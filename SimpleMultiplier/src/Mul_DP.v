==> flow/design.v <==
module ADD(input [15:0] A , B, output reg [15:0] C);
always@(*)
C = A+B;
endmodule
module CNTR(
    input LdB,
    input clk,
    input decB,
    input [15:0] din,
    output reg [15:0] dout
);
always @(posedge clk)
   begin
     if(LdB)
       dout <= din;
     else if(decB)
        dout <= dout - 1;
   end
endmodule
module COMP(input [15:0]din, output eqz);
  assign eqz = (din-1 == 0);
endmodule
module Mul_DP(
    input LdA,
    input LdB,
    input LdP,
    input clrP,
    input decB,
    input clk,
    input [15:0] data_in,
    output eqz
);
wire [15:0] X, Y, Z, Bout;
PIPO1 A (.LdA(LdA), .clk(clk), .din(data_in), .dout(X));
PIPO2 P (.LdP(LdP), .clk(clk), .clrP(clrP), .din(Z), .dout(Y));
ADD add(.A(X), .B(Y), .C(Z));
CNTR B (.LdB(LdB), .clk(clk), .decB(decB), .din(data_in), .dout(Bout));
COMP eq (.din(Bout), .eqz(eqz));
endmodule
module PIPO1(
    input LdA,
    input clk,
    input [15:0] din,
    output reg [15:0] dout
);
always @(posedge clk)
  begin
    if(LdA)
     dout <= din;
  end
endmodule
module PIPO2(
    input LdP,
    input clk,
    input clrP,
    input [15:0] din,
    output reg [15:0] dout
);
always @(posedge clk)
  begin
    if(clrP)
      dout <= 16'b0;
    else if(LdP)
      dout <= din;
  end
endmodule
# Tool chain data of Mul_DP
# The steps from the RTL of Mul_DP to its reports follow in flow order.
# Lines are those of the file above, counted from 1.
# Operators carry their Yosys type and port widths (W data, S select, Z words).
# The mark n/a stands for no value.
# design
top	Mul_DP
clock_port	clk
cell_library	sky130hd
lib_corner	tt_025C_1v80

# After elaboration
# Yosys after proc, flatten, opt, wreduce and memory -nomap, before mapping. Memory bits, and registers merged into a memory's read port (data or address), are not among the register bits. Print and check cells are not counted. Equal cells are merged and count once.
# op_classes
addsub	1
n_mux	2
n_reduce_logical	2
# ops
cell	count
$logic_not A32 Y1	1
$mux W16	2
$sub A16 B1 Y17 const B	1
$reduce_bool A2 Y1	1
# bits
regBits	16
in_bits	22

# Logic depth
# Depth = most cells in a row (Yosys ltp): at word level without a register or memory, in the mapped netlist without a sequential cell, where the memories' decode and read muxes count.
# depth
word_depth	3
ABC_AREA	1
ltp_mapped	10

# After synthesis
# The flow's flattened synthesis, as Yosys stat reports it; memories are mapped. The netlist is that of the ABC_AREA named above (0 if unset); the other value can give another one.
# types
cell_type	count
sky130_fd_sc_hd__edfxtp_1	16
sky130_fd_sc_hd__nand2_1	51
sky130_fd_sc_hd__nor2_1	33
sky130_fd_sc_hd__o21ai_0	13
sky130_fd_sc_hd__inv_1	16
sky130_fd_sc_hd__a31oi_1	6
sky130_fd_sc_hd__nand3b_1	5
sky130_fd_sc_hd__ha_1	2
sky130_fd_sc_hd__nor2_4	2
sky130_fd_sc_hd__nor2_2	3
sky130_fd_sc_hd__nor3_1	3
sky130_fd_sc_hd__nand2_2	2
sky130_fd_sc_hd__nand4_1	2
sky130_fd_sc_hd__nand3_1	2
sky130_fd_sc_hd__xnor2_1	1
sky130_fd_sc_hd__xor2_1	1
sky130_fd_sc_hd__clkbuf_1	2
sky130_fd_sc_hd__or2_2	1
sky130_fd_sc_hd__buf_1	1
# mapped
mapped_cells	162
yosys_area_um2	1147.4
seqArea_um2	480.5
flip_flops	16
buffers	3

# Path before layout
# OpenSTA on the mapped netlist: ideal clock, no wires. The path of least setup slack (recovery checks aside). Input and output delay are each 20% of the period. Register names are those of the netlist, which keeps one name where synthesis merged equal registers.
# synth_path
path_type	reg2out
from	register B.dout[0]
to	output port eqz
period_ns	3.43
output_delay_ns	0.686
arrival_time_ns	1.483
path_slack_ns	1.261
path_delay_ns	1.483
driving_pins	11
n_path_buf	0
synth_period_reached_ns	2.169
# "path_delay_ns" = arrival - input delay + setup time.
# At an output port there is no setup time.
# "driving_pins": output pins that drive a net of the path, with the launching flip-flop's if there is one; two outputs of one cell count as two.
# "synth_period_reached_ns" = period - worst setup slack (recovery checks aside). The figure is calculated, with input and output delays left at 20% of the set period.
# Between the ends stands the longest chain of elaborated cells between them, by number of cells; it is not shown to be the way that was timed. Of several equally long chains one is given.
# A line is the first line of the expression or statement that the cell stems from. Yosys adds cells for indexed reads and writes and turns some case tables into memories.
# synth_between
path_cell_list	sky130_fd_sc_hd__edfxtp_1 > sky130_fd_sc_hd__inv_1 > sky130_fd_sc_hd__ha_1 > sky130_fd_sc_hd__nand2_2 > sky130_fd_sc_hd__nor2_4 > sky130_fd_sc_hd__nor2_1 > sky130_fd_sc_hd__nor2_1 > sky130_fd_sc_hd__nand2_1 > sky130_fd_sc_hd__nor2_2 > sky130_fd_sc_hd__nand3_1 > sky130_fd_sc_hd__nor2_1
elab_chain_len	2
# synth_rtl
element	line_no	source
start: declaration	10	output reg [15:0] dout
start: assignment	15	dout <= din;
start: assignment	17	dout <= dout - 1;
$sub A16 B1 Y17	21	assign eqz = (din-1 == 0);
$logic_not A32 Y1	21
end: declaration	31	output eqz

# Worst path after layout
# From the final timing report of record 1: the path of least setup slack in the routed layout; clock arrival at registers is part of the times.
# layout_path
path_type	reg2out
from	register B.dout[0]
to	output port eqz
period_ns	4.41
output_delay_ns	0.88
arrival_time_ns	2.47
path_slack_ns	1.06
driving_pins	12
n_path_buf	1
# Between the ends stands the longest chain of elaborated cells between them, by number of cells; it is not shown to be the way that was timed. Of several equally long chains one is given.
# layout_between
path_cell_list	sky130_fd_sc_hd__edfxtp_1 > sky130_fd_sc_hd__inv_1 > sky130_fd_sc_hd__ha_1 > sky130_fd_sc_hd__nand2_2 > sky130_fd_sc_hd__nor2_4 > sky130_fd_sc_hd__nand2_1 > sky130_fd_sc_hd__nand2_1 > sky130_fd_sc_hd__nand2_1 > sky130_fd_sc_hd__nor2_1 > sky130_fd_sc_hd__nand3_1 > sky130_fd_sc_hd__nor2_1 > sky130_fd_sc_hd__clkdlybuf4s50_1
elab_chain_len	2
# layout_rtl
element	line_no	source
start: declaration	10	output reg [15:0] dout
start: assignment	15	dout <= din;
start: assignment	17	dout <= dout - 1;
$sub A16 B1 Y17	21	assign eqz = (din-1 == 0);
$logic_not A32 Y1	21
end: declaration	31	output eqz

# Stored flow runs of Mul_DP (2 of them; Yosys, OpenROAD, sky130hd). They differ in their settings and are not a sequence. Constraints: input delay and output delay 20% of the set period each, output load 0.01 pF.
# By "period_reached_ns" is meant the clock period of the run minus its worst setup slack. This is arithmetic on one report: input and output delays are still those of the set period (20% each).
# "worstPathTime_ns": the worst setup path's part of the clock period (all of it between registers, 20% less for each end at a port) less its slack. A launch clock that arrives late makes it longer, a capture clock that arrives late makes it shorter.
# "power_total_mw" is the tool's figure for a default switching activity; nothing was simulated.
# Settings: n/a = not set for that run.
run name	period_ns	CORE_UTILIZATION	PLACE_DENSITY	CORE_ASPECT_RATIO	CORE_MARGIN	CELL_PAD_IN_SITES_DETAIL_PLACEMENT	ABC_AREA	GPL_TIMING_DRIVEN	CTS_CLUSTER_SIZE	CTS_CLUSTER_DIAMETER	MIN_ROUTING_LAYER	MAX_ROUTING_LAYER	CAP_MARGIN	SLEW_MARGIN	SETUP_SLACK_MARGIN	PLACE_DENSITY_LB_ADDON	GPL_ROUTABILITY_DRIVEN	fin_ws_ns	synth_chip_area_um2	power_total_mw	design_die_area_um2	period_reached_ns	tns_setup_ns	fin_util_frac	final_hold_ws_ns	worstPathTime_ns	worstPathKind	finish.stdcell_area_um2
record 1	4.41	37	0.77	0.93	7	0	1	1	98	294	met1	met5	20	20	n/a	n/a	n/a	1.061	1147.4	0.3841	4857.1	3.349	0.000	0.477	0.623	2.47	reg2out	1405.1
record 2	3.5	15	n/a	n/a	2	n/a	n/a	n/a	n/a	n/a	met2	n/a	20	20	0.85	0.28	0	0.570	1104.8	0.5635	8067.6	2.930	0.000	0.218	0.696	2.23	reg2out	1565.2
