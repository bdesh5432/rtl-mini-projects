==> flow/design.v <==
module Sync_FIFO(clk, reset, data_in, wr_en, rd_en, data_out, Full, Empty);
parameter Width = 8;
parameter Depth = 10;            
input clk, reset, wr_en, rd_en;
input [Width-1:0] data_in;
output reg [Width-1:0] data_out;
output Full, Empty;
reg [Width-1:0] FIFO [Depth-1:0];
reg [$clog2(Depth)-1:0] wr_ptr, rd_ptr;
reg [$clog2(Depth):0] count;
always @(posedge clk)
 begin
   if(reset)
      begin
        wr_ptr <= 0;
        rd_ptr <= 0;
        count <= 0;
        data_out <= 0;
      end
   else
      begin
       if(wr_en && !Full)
        begin 
         FIFO[wr_ptr] <= data_in;
         wr_ptr <= (wr_ptr == Depth-1)? 0 : (wr_ptr + 1);
         count <= count + 1; 
        end
       if(rd_en && !Empty)
        begin
         data_out <= FIFO[rd_ptr];
         rd_ptr <= (rd_ptr == Depth-1)? 0 : (rd_ptr + 1);
         count <= count - 1;
        end
      end
 end
assign Full = (count == Depth);
assign Empty = (count == 0);
endmodule
From RTL to reports: Sync_FIFO
What the tools print for Sync_FIFO, step after step.
Lines are those of the file above, counted from 1.
Operators: Yosys type, input widths -> output width; for muxes data width and select width s.
Cell names lack the library's common part.
{"block": "design", "top": "Sync_FIFO", "clock_port": "clk", "library": "sky130hd", "corner": "tt_025C_1v80"}

Word level
Counts by Yosys on the flattened word-level netlist (proc, flatten, opt, wreduce; memories kept). Register bits leave out memories and registers merged into their read ports (data or address). Print and check cells are left out. Cells with the same type and inputs are merged into one.
Yosys's memory passes give these memory sizes; they may raise the number of words (mostly to a power of two), join words into wider ones and drop unused or constant bits.
{"block": "bits", "clocked_rd_ports_x_width": 8, "mem_count": 1, "mem_bits_rw": 80, "elab_cells": 27, "regBits": 13, "output_inout_bits": 10}
{"block": "op_classes", "mux": 10, "add_sub_neg": 4, "n_eq": 3, "reduce_logical": 6}
{"block": "mem_list", "memory": "FIFO", "words": 10, "width": 8, "read_ports": 1, "write_ports": 1, "line": 8, "source": "reg [Width-1:0] FIFO [Depth-1:0];"}
{"block": "op_table", "cell": "$mux 8", "n": 2}
{"block": "op_table", "cell": "$mux 4", "n": 4}
{"block": "op_table", "cell": "$mux 5", "n": 2}
{"block": "op_table", "cell": "$add 4x1->4 const B", "n": 2}
{"block": "op_table", "cell": "$eq 4x4->1 const B", "n": 2}
{"block": "op_table", "cell": "$add 5x1->5 const B", "n": 1}
{"block": "op_table", "cell": "$sub 5x1->5 const B", "n": 1}
{"block": "op_table", "cell": "$eq 5x4->1 const B", "n": 1}
{"block": "op_table", "cell": "$logic_not 5->1", "n": 1}
{"block": "op_table", "cell": "$logic_and 1x1->1", "n": 2}
{"block": "op_table", "cell": "$logic_not 1->1", "n": 2}
{"block": "op_table", "cell": "$reduce_bool 2->1", "n": 1}
{"block": "op_table", "cell": "$mux 1", "n": 2}

Longest topological paths
Longest topological path by Yosys (ltp), each cell counted once; first at word level (registers and memories cut), then after technology mapping (sequential cells cut; the memories' decode and read muxes count).
{"block": "logic_depth", "depth_word": 5, "abc_area": 0, "mapped_depth": 10, "ltp_nobuf": 9}

Synthesis result
The flow's flattened synthesis, as Yosys stat reports it; memories are mapped. The netlist is that of the ABC_AREA named above (0 if unset); the other value can give another one.
The area totals of this step are shown rounded.
{"block": "by_type", "cell_type": "edfxtp_1", "n": 80}
{"block": "by_type", "cell_type": "dfxtp_1", "n": 21}
{"block": "by_type", "cell_type": "mux4_2", "n": 17}
{"block": "by_type", "cell_type": "mux4_1", "n": 7}
{"block": "by_type", "cell_type": "nand2_1", "n": 26}
{"block": "by_type", "cell_type": "a21oi_1", "n": 16}
{"block": "by_type", "cell_type": "nor2_1", "n": 16}
{"block": "by_type", "cell_type": "xnor2_1", "n": 6}
{"block": "by_type", "cell_type": "ha_1", "n": 3}
{"block": "by_type", "cell_type": "nor3_1", "n": 7}
{"block": "by_type", "cell_type": "buf_2", "n": 6}
{"block": "by_type", "cell_type": "o31ai_4", "n": 1}
{"block": "by_type", "cell_type": "fa_1", "n": 1}
{"block": "by_type", "cell_type": "nand2b_1", "n": 3}
{"block": "by_type", "cell_type": "a21o_1", "n": 2}
{"block": "by_type", "cell_type": "clkbuf_1", "n": 4}
{"block": "by_type", "cell_type": "nand3_1", "n": 3}
{"block": "by_type", "cell_type": "nand3b_1", "n": 2}
Other cell types: 19; their cells: 22.
{"block": "mapped", "n_buf": 12, "ff_cells": 101, "yosys_area_um2": 4050, "cells": 243, "seq_area_um2": 2820}

Path before layout
Source: OpenSTA report_checks on the synthesized netlist (no wires, ideal clock, input and output delay 20% of the period each), path of least setup slack; recovery checks are left aside. Register names are those of the netlist, which keeps one name where synthesis merged equal registers.
{"block": "synth_timing", "kind": "register to register", "start": "register count[0]", "end": "register count[4]", "stages": 11, "path_slack_ns": 0.121, "clock_period_ns": 2.51, "delay_ns": 2.388, "launch_ns": 0.000, "required_time_ns": 2.391, "t_arrival_ns": 2.269, "synth_period_reached_ns": 2.389}
"delay_ns" is the arrival time less input delay plus setup time.
"stages" counts driving pins, that of a launching flip-flop among them; a cell with two outputs on the path counts twice.
"synth_period_reached_ns" = period - worst setup slack (recovery checks aside). The figure is calculated, with input and output delays left at 20% of the set period.
The rows between start and end are the longest chain of elaborated cells between them; the timing report does not say that the signal goes this way. Where chains are equally long, one stands for them.
Each line given opens the expression or statement behind the cell; cells for indexed reads and writes are added by Yosys, which also makes memories of some case tables.
A register here has more assigning lines than the two given.
{"block": "synth_via", "cell_sequence": "dfxtp_1 > or3_4 > o31ai_4 > inv_2 > buf_2 > fa_1 > a21o_1 > a21oi_1 > and2_1 > o21a_1 > nor3_1", "elab_chain_cells": 5}
{"block": "synth_lines", "item": "from (decl)", "line": 10, "source": "reg [$clog2(Depth):0] count;"}
{"block": "synth_lines", "item": "from (assign)", "line": 26, "source": "count <= count + 1;"}
{"block": "synth_lines", "item": "from (assign)", "line": 32, "source": "count <= count - 1;"}
{"block": "synth_lines", "item": "$eq 5x4->1", "line": 36, "source": "assign Full = (count == Depth);"}
{"block": "synth_lines", "item": "$logic_not 1->1", "line": 22, "source": "if(wr_en && !Full)"}
{"block": "synth_lines", "item": "$logic_and 1x1->1", "line": 22}
{"block": "synth_lines", "item": "$mux 5", "line": 22}
{"block": "synth_lines", "item": "$mux 5", "line": 28, "source": "if(rd_en && !Empty)"}
{"block": "synth_lines", "item": "to (assign)", "line": 26}
{"block": "synth_lines", "item": "to (assign)", "line": 32}
{"block": "synth_lines", "item": "to (decl)", "line": 10}

Worst path after layout
From the final timing report of job 1: the path of least setup slack in the routed layout; clock arrival at registers is part of the times.
{"block": "layout_timing", "kind": "register to register", "start": "register count[0]", "end": "register count[4]", "stages": 10, "t_arrival_ns": 3.29, "path_slack_ns": 1.26, "launch_ns": 0.36, "clock_period_ns": 4.26, "required_time_ns": 4.55}
The rows between start and end are the longest chain of elaborated cells between them; the timing report does not say that the signal goes this way. Where chains are equally long, one stands for them.
A register here has more assigning lines than the two given.
{"block": "layout_via", "cell_sequence": "dfxtp_1 > or3_4 > o31ai_4 > inv_2 > fa_1 > a21o_1 > a21oi_1 > nor3_1 > o21a_1 > nor3_1", "elab_chain_cells": 5}
{"block": "layout_lines", "item": "from (decl)", "line": 10, "source": "reg [$clog2(Depth):0] count;"}
{"block": "layout_lines", "item": "from (assign)", "line": 26, "source": "count <= count + 1;"}
{"block": "layout_lines", "item": "from (assign)", "line": 32, "source": "count <= count - 1;"}
{"block": "layout_lines", "item": "$eq 5x4->1", "line": 36, "source": "assign Full = (count == Depth);"}
{"block": "layout_lines", "item": "$logic_not 1->1", "line": 22, "source": "if(wr_en && !Full)"}
{"block": "layout_lines", "item": "$logic_and 1x1->1", "line": 22}
{"block": "layout_lines", "item": "$mux 5", "line": 22}
{"block": "layout_lines", "item": "$mux 5", "line": 28, "source": "if(rd_en && !Empty)"}
{"block": "layout_lines", "item": "to (assign)", "line": 26}
{"block": "layout_lines", "item": "to (assign)", "line": 32}
{"block": "layout_lines", "item": "to (decl)", "line": 10}

## Implementation results

Stored flow runs of Sync_FIFO (2 of them; Yosys, OpenROAD, sky130hd). They differ in their settings and are not a sequence. Constraints: input delay and output delay 20% of the set period each, output load 0.01 pF.
"achievedPeriod_ns" = clock period - worst setup slack. The figure is calculated, with input and output delays left at 20% of the set period.
"worstPathTime_ns": the worst setup path's part of the clock period (all of it between registers, 20% less for each end at a port) less its slack. A launch clock that arrives late makes it longer, a capture clock that arrives late makes it shorter.
By "power_uw" is meant OpenSTA's value without simulated activity: inputs other than the clock are taken to toggle once in ten clock periods, and the tool carries that through the logic.
Results are given in rounded form.

{"run": "job 1", "settings": { "period_ns": 4.26, "CORE_UTILIZATION": 45, "SETUP_SLACK_MARGIN": 0.24, "PLACE_DENSITY": 0.46, "CORE_MARGIN": 4, "CELL_PAD_IN_SITES_DETAIL_PLACEMENT": 2, "CTS_CLUSTER_DIAMETER": 176, "MAX_ROUTING_LAYER": "met4", "CAP_MARGIN": 20, "SLEW_MARGIN": 20 }, "results": { "ys_area_um2": 4050, "dieArea_um2": 10600, "finish.stdcell_area_um2": 4590, "finish.utilization_pct": 52.4, "ws_setup_ns": 1.26, "setupTns_ns": 0.000, "hold_ws_ns": 0.477, "power_uw": 2240, "achievedPeriod_ns": 2.998, "worstPathTime_ns": 3.00, "worst_path_kind": "register to register" }}
{"run": "job 2", "settings": { "period_ns": 1.94, "CAP_MARGIN": 20, "CORE_MARGIN": 2, "CORE_UTILIZATION": 40, "SLEW_MARGIN": 20 }, "results": { "ys_area_um2": 4050, "dieArea_um2": 11000, "finish.stdcell_area_um2": 4870, "finish.utilization_pct": 49.6, "ws_setup_ns": -0.175, "setupTns_ns": -0.465, "hold_ws_ns": 0.458, "power_uw": 5310, "achievedPeriod_ns": 2.115, "worstPathTime_ns": 2.11, "worst_path_kind": "register to register" }}
